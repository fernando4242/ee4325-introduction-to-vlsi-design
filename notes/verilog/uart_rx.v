==> flow/design.v <==
`timescale 1ns/1ns
module uart_rx (
clock         ,  
reset         ,  
rx_i          ,  
rx_data       ,  
rx_data_valid ,  
rx_error      ,  
);
input  clock;
input  reset;
input  rx_i;
output [7:0] rx_data;
output reg   rx_data_valid;
output reg   rx_error;
parameter IDLE = 2'b00, DATA = 2'b01, CHECK_STOP = 2'b10, ERROR = 2'b11;   
reg [1:0] state      ;  
reg [1:0] next_state ;  
reg [2:0] counter    ;  
reg [7:0] shift	     ;  
always @ (*) begin
  case(state)
    IDLE : if (rx_i == 1'b1) begin  
             next_state = IDLE;
           end else begin
             next_state = DATA;
           end
    DATA : if (counter < 7) begin	 
             next_state = DATA;
           end else begin
             next_state = CHECK_STOP;
           end
    CHECK_STOP : if (rx_i == 1'b1) begin
                   next_state = IDLE;
                 end else begin
                   next_state = ERROR;
                 end
    ERROR : if (rx_i == 1'b1) begin
	      next_state = IDLE;
            end else begin
	      next_state = ERROR;
            end
    default : next_state = IDLE;
  endcase
end
always @ (posedge clock) begin   
  if (reset == 1'b1) begin
    state <= #1 IDLE;
  end else begin
    state <= #1 next_state;
  end
end
always @ (posedge clock) begin   
  if (reset == 1'b1) begin
    counter       <= #1 1'b0;
    shift         <= #1 8'b0;
    rx_error      <= #1 1'b0;
    rx_data_valid <= #1 1'b0;
  end else begin
    case(state)
      IDLE : begin
               counter       <= #1 1'b0;
               shift         <= #1 shift;
	       rx_error      <= #1 1'b0;
               rx_data_valid <= #1 rx_data_valid;
             end
      DATA : begin
               counter       <= #1 counter + 1;	    
	       shift[7]      <= #1 rx_i;
               shift[6:0]    <= #1 shift[7:1];
               rx_error      <= #1 1'b0;
               rx_data_valid <= #1 1'b0;
             end
      CHECK_STOP : begin
                     counter  <= #1 1'b0;
		     shift    <= #1 shift;
                     rx_error <= #1 1'b0;
		     if (rx_i == 1'b1) begin
		       rx_data_valid <= #1 1'b1;
                     end else begin
		       rx_data_valid <= #1 1'b0;
		     end
                   end
      ERROR : begin
                counter       <= #1 1'b0;
		shift         <= #1 shift;
		rx_error      <= #1 1'b1;
                rx_data_valid <= #1 1'b0;
	      end
      default : begin
                  counter       <=  #1  1'b0;
		  shift         <=  #1  8'b0;
		  rx_error      <=  #1  1'b0;
		  rx_data_valid <= #1 1'b0;
                end
    endcase
  end
end
assign rx_data = shift;
endmodule  
# --- Step by step through the tools: uart_rx ---
# Tool output for the design above, in the order of the flow.
# Line numbers count from 1 in the design file above.
# Cell names lack the library's common part.
setup:
  top_module: "uart_rx"
  clock: "clock"
  lib: "sky130hd"
  lib_corner: "tt_025C_1v80"

# --- Word-level counts ---
# Counts by Yosys on the flattened word-level netlist (proc, flatten, opt, wreduce; memories kept). Register bits leave out memories and registers merged into their read ports (data or address). Print and check cells are left out. Cells with the same type and inputs are merged into one.
classes:
  n_mux: 10
  n_cmp: 1
  reduce_logical: 5
  n_addsub: 1
  equal: 3
op_table:
  columns: ["cell", "count"]
  rows:
  - ["7-bit 2-to-1 mux", 1]
  - ["3-bit OR reduction", 2]
  - ["3-bit parallel mux with 2-bit select", 1]
  - ["2-bit parallel mux with 3-bit select", 1]
  - ["2-bit == test with constant B", 2]
  - ["2-bit OR reduction", 2]
  - ["1-bit parallel mux with 2-bit select", 2]
  - ["2-bit 2-to-1 mux", 2]
  - ["3-bit by 1-bit adder with 3-bit output with constant B", 1]
  - ["3-bit < comparator with constant B", 1]
  - ["1-bit 2-to-1 mux", 3]
  - ["2-bit by 1-bit == test with 1-bit output with constant B", 1]
  - ["2-bit logical NOT", 1]
bits:
  output_inout_bits: 10
  input_bits: 3
  elab_cells: 26
  register_bits: 15

# --- Depth ---
# Longest topological path by Yosys (ltp), each cell counted once; first at word level (registers and memories cut), then after technology mapping (sequential cells cut; the memories' decode and read muxes count).
depth:
  ltp_word: 3
  abc_area: 0
  ltp_mapped: 4

# --- After synthesis ---
# Yosys stat after the flow's synthesis: flattened, memories mapped to cells. It holds for the ABC_AREA given above (unset counts as 0); a run with the other value may have another netlist.
# Totals and module areas in this step are rounded.
mapped:
  mapped_area_um2: 630
  sequential_area_um2: 340
  n_buf: 3
  flip_flops: 17
  cell_count: 57
by_type:
  columns: ["type", "count", "type_area_um2"]
  rows:
  - ["dfxtp_1", 17, 340.326]
  - ["mux2i_1", 8, 80.077]
  - ["nand2b_1", 10, 62.56]
  - ["nor3_2", 2, 20.019]
  - ["ha_1", 1, 12.512]
  - ["nor3b_2", 1, 12.512]
  - ["nor3_1", 2, 10.01]
  - ["or4b_1", 1, 10.01]
  - ["o32ai_1", 1, 8.758]
  - ["xnor2_1", 1, 8.758]
  - ["a21o_1", 1, 7.507]
  - ["buf_4", 1, 7.507]
  - ["nor2_1", 2, 7.507]
  - ["and3_1", 1, 6.256]
  - ["nor2b_1", 1, 6.256]
  - ["or3_1", 1, 6.256]
  - ["a21oi_1", 1, 5.005]
  - ["buf_2", 1, 5.005]
# Not listed: further types 4, cells in them 4.

# --- Path before layout ---
# OpenSTA on the mapped netlist: ideal clock, no wires. The path of least setup slack (recovery checks aside). Input and output delay are each 20% of the period. Register names are those of the netlist, which keeps one name where synthesis merged equal registers.
synth_path:
  path_type: "register -> register"
  start: "register state"
  end: "register state"
  path_buffers: 1
  path_delay_ns: 1.125
  setup_slack_ns: -0.065
  t_arrival_ns: 1.011
  stages: 4
  tclk_ns: 1.06
  required_ns: 0.946
  period_less_setup_slack_ns: 1.125
# "path_delay_ns" = arrival - input delay + setup time.
# "stages": output pins that drive a net of the path, with the launching flip-flop's if there is one; two outputs of one cell count as two.
# "period_less_setup_slack_ns" = period - worst setup slack (recovery checks aside). The figure is calculated, with input and output delays left at 20% of the set period.
# Where an end lacks its bit number, it is one bit of the signal, or one of the new flip-flops if synthesis recoded a state register.
synth_between:
  path_cell_list: "dfxtp_1 > or3_1 > buf_4 > a21o_1"
synth_rtl:
  columns: ["item", "line_no", "rtl"]
  rows:
  - ["start, declared", 17, "reg [1:0] state      ;"]
  - ["start, assigned", 48, "state <= #1 IDLE;"]
  - ["start, assigned", 50, "state <= #1 next_state;"]
  - ["end, assigned", 48, null]
  - ["end, assigned", 50, null]
  - ["end, declared", 17, null]
# No chain of elaborated cells between the ends is given.

# --- Timing after layout ---
# From the final timing report of job 1: the path of least setup slack in the routed layout; clock arrival at registers is part of the times.
layout_path:
  path_type: "register -> register"
  start: "register state"
  end: "register state"
  tclk_ns: 0.792
  stages: 4
  path_buffers: 1
  t_arrival_ns: 1.28
  setup_slack_ns: -0.31
  required_ns: 0.98
# Where an end lacks its bit number, it is one bit of the signal, or one of the new flip-flops if synthesis recoded a state register.
layout_between:
  path_cell_list: "dfxtp_2 > or3_1 > buf_6 > a21o_1"
layout_rtl:
  columns: ["item", "line_no", "rtl"]
  rows:
  - ["start, declared", 17, "reg [1:0] state      ;"]
  - ["start, assigned", 48, "state <= #1 IDLE;"]
  - ["start, assigned", 50, "state <= #1 next_state;"]
  - ["end, assigned", 48, null]
  - ["end, assigned", 50, null]
  - ["end, declared", 17, null]
# No chain of elaborated cells between the ends is given.

# Flow measurements of uart_rx on sky130hd: 2 stored runs with different settings, listed in no order. Input and output delays are each 20% of the period that was set; the output load is 0.01 pF.
# "worstPathTime_ns" means the part of the period allowed to the worst setup path (the constraints hold back 20% at inputs and 20% at outputs) less its slack; where the path has registers, the arrival times of their clocks count too.
# "power.total_mw": no workload was simulated; the value follows from the tool's default switching activity.
# Results are given in rounded form.
runs:
  - name: "job 1"
    settings:
      period_ns: 0.792
      CAP_MARGIN: 20
      CORE_MARGIN: 2
      CORE_UTILIZATION: 40
      SLEW_MARGIN: 20
    results:
      design.die.area_um2: 1900
      power.total_mw: 1.5
      synthArea_um2: 630
      worstPathTime_ns: 1.10
      path_kind: "register -> register"
      post_route_util_pct: 62
      holdWs_ns: 0.23
      timing.setup.ws_ns: -0.31
  - name: "job 2"
    settings:
      period_ns: 1.22
      CORE_UTILIZATION: 52
      SETUP_SLACK_MARGIN: 0.36
      PLACE_DENSITY_LB_ADDON: 0.21
      CORE_ASPECT_RATIO: 0.68
      CORE_MARGIN: 7
      TNS_END_PERCENT: 70
      ABC_AREA: 1
      GPL_ROUTABILITY_DRIVEN: 0
      CAP_MARGIN: 20
      SLEW_MARGIN: 20
    outcome: "did not finish, floorplanning stopped with PDN-0185"
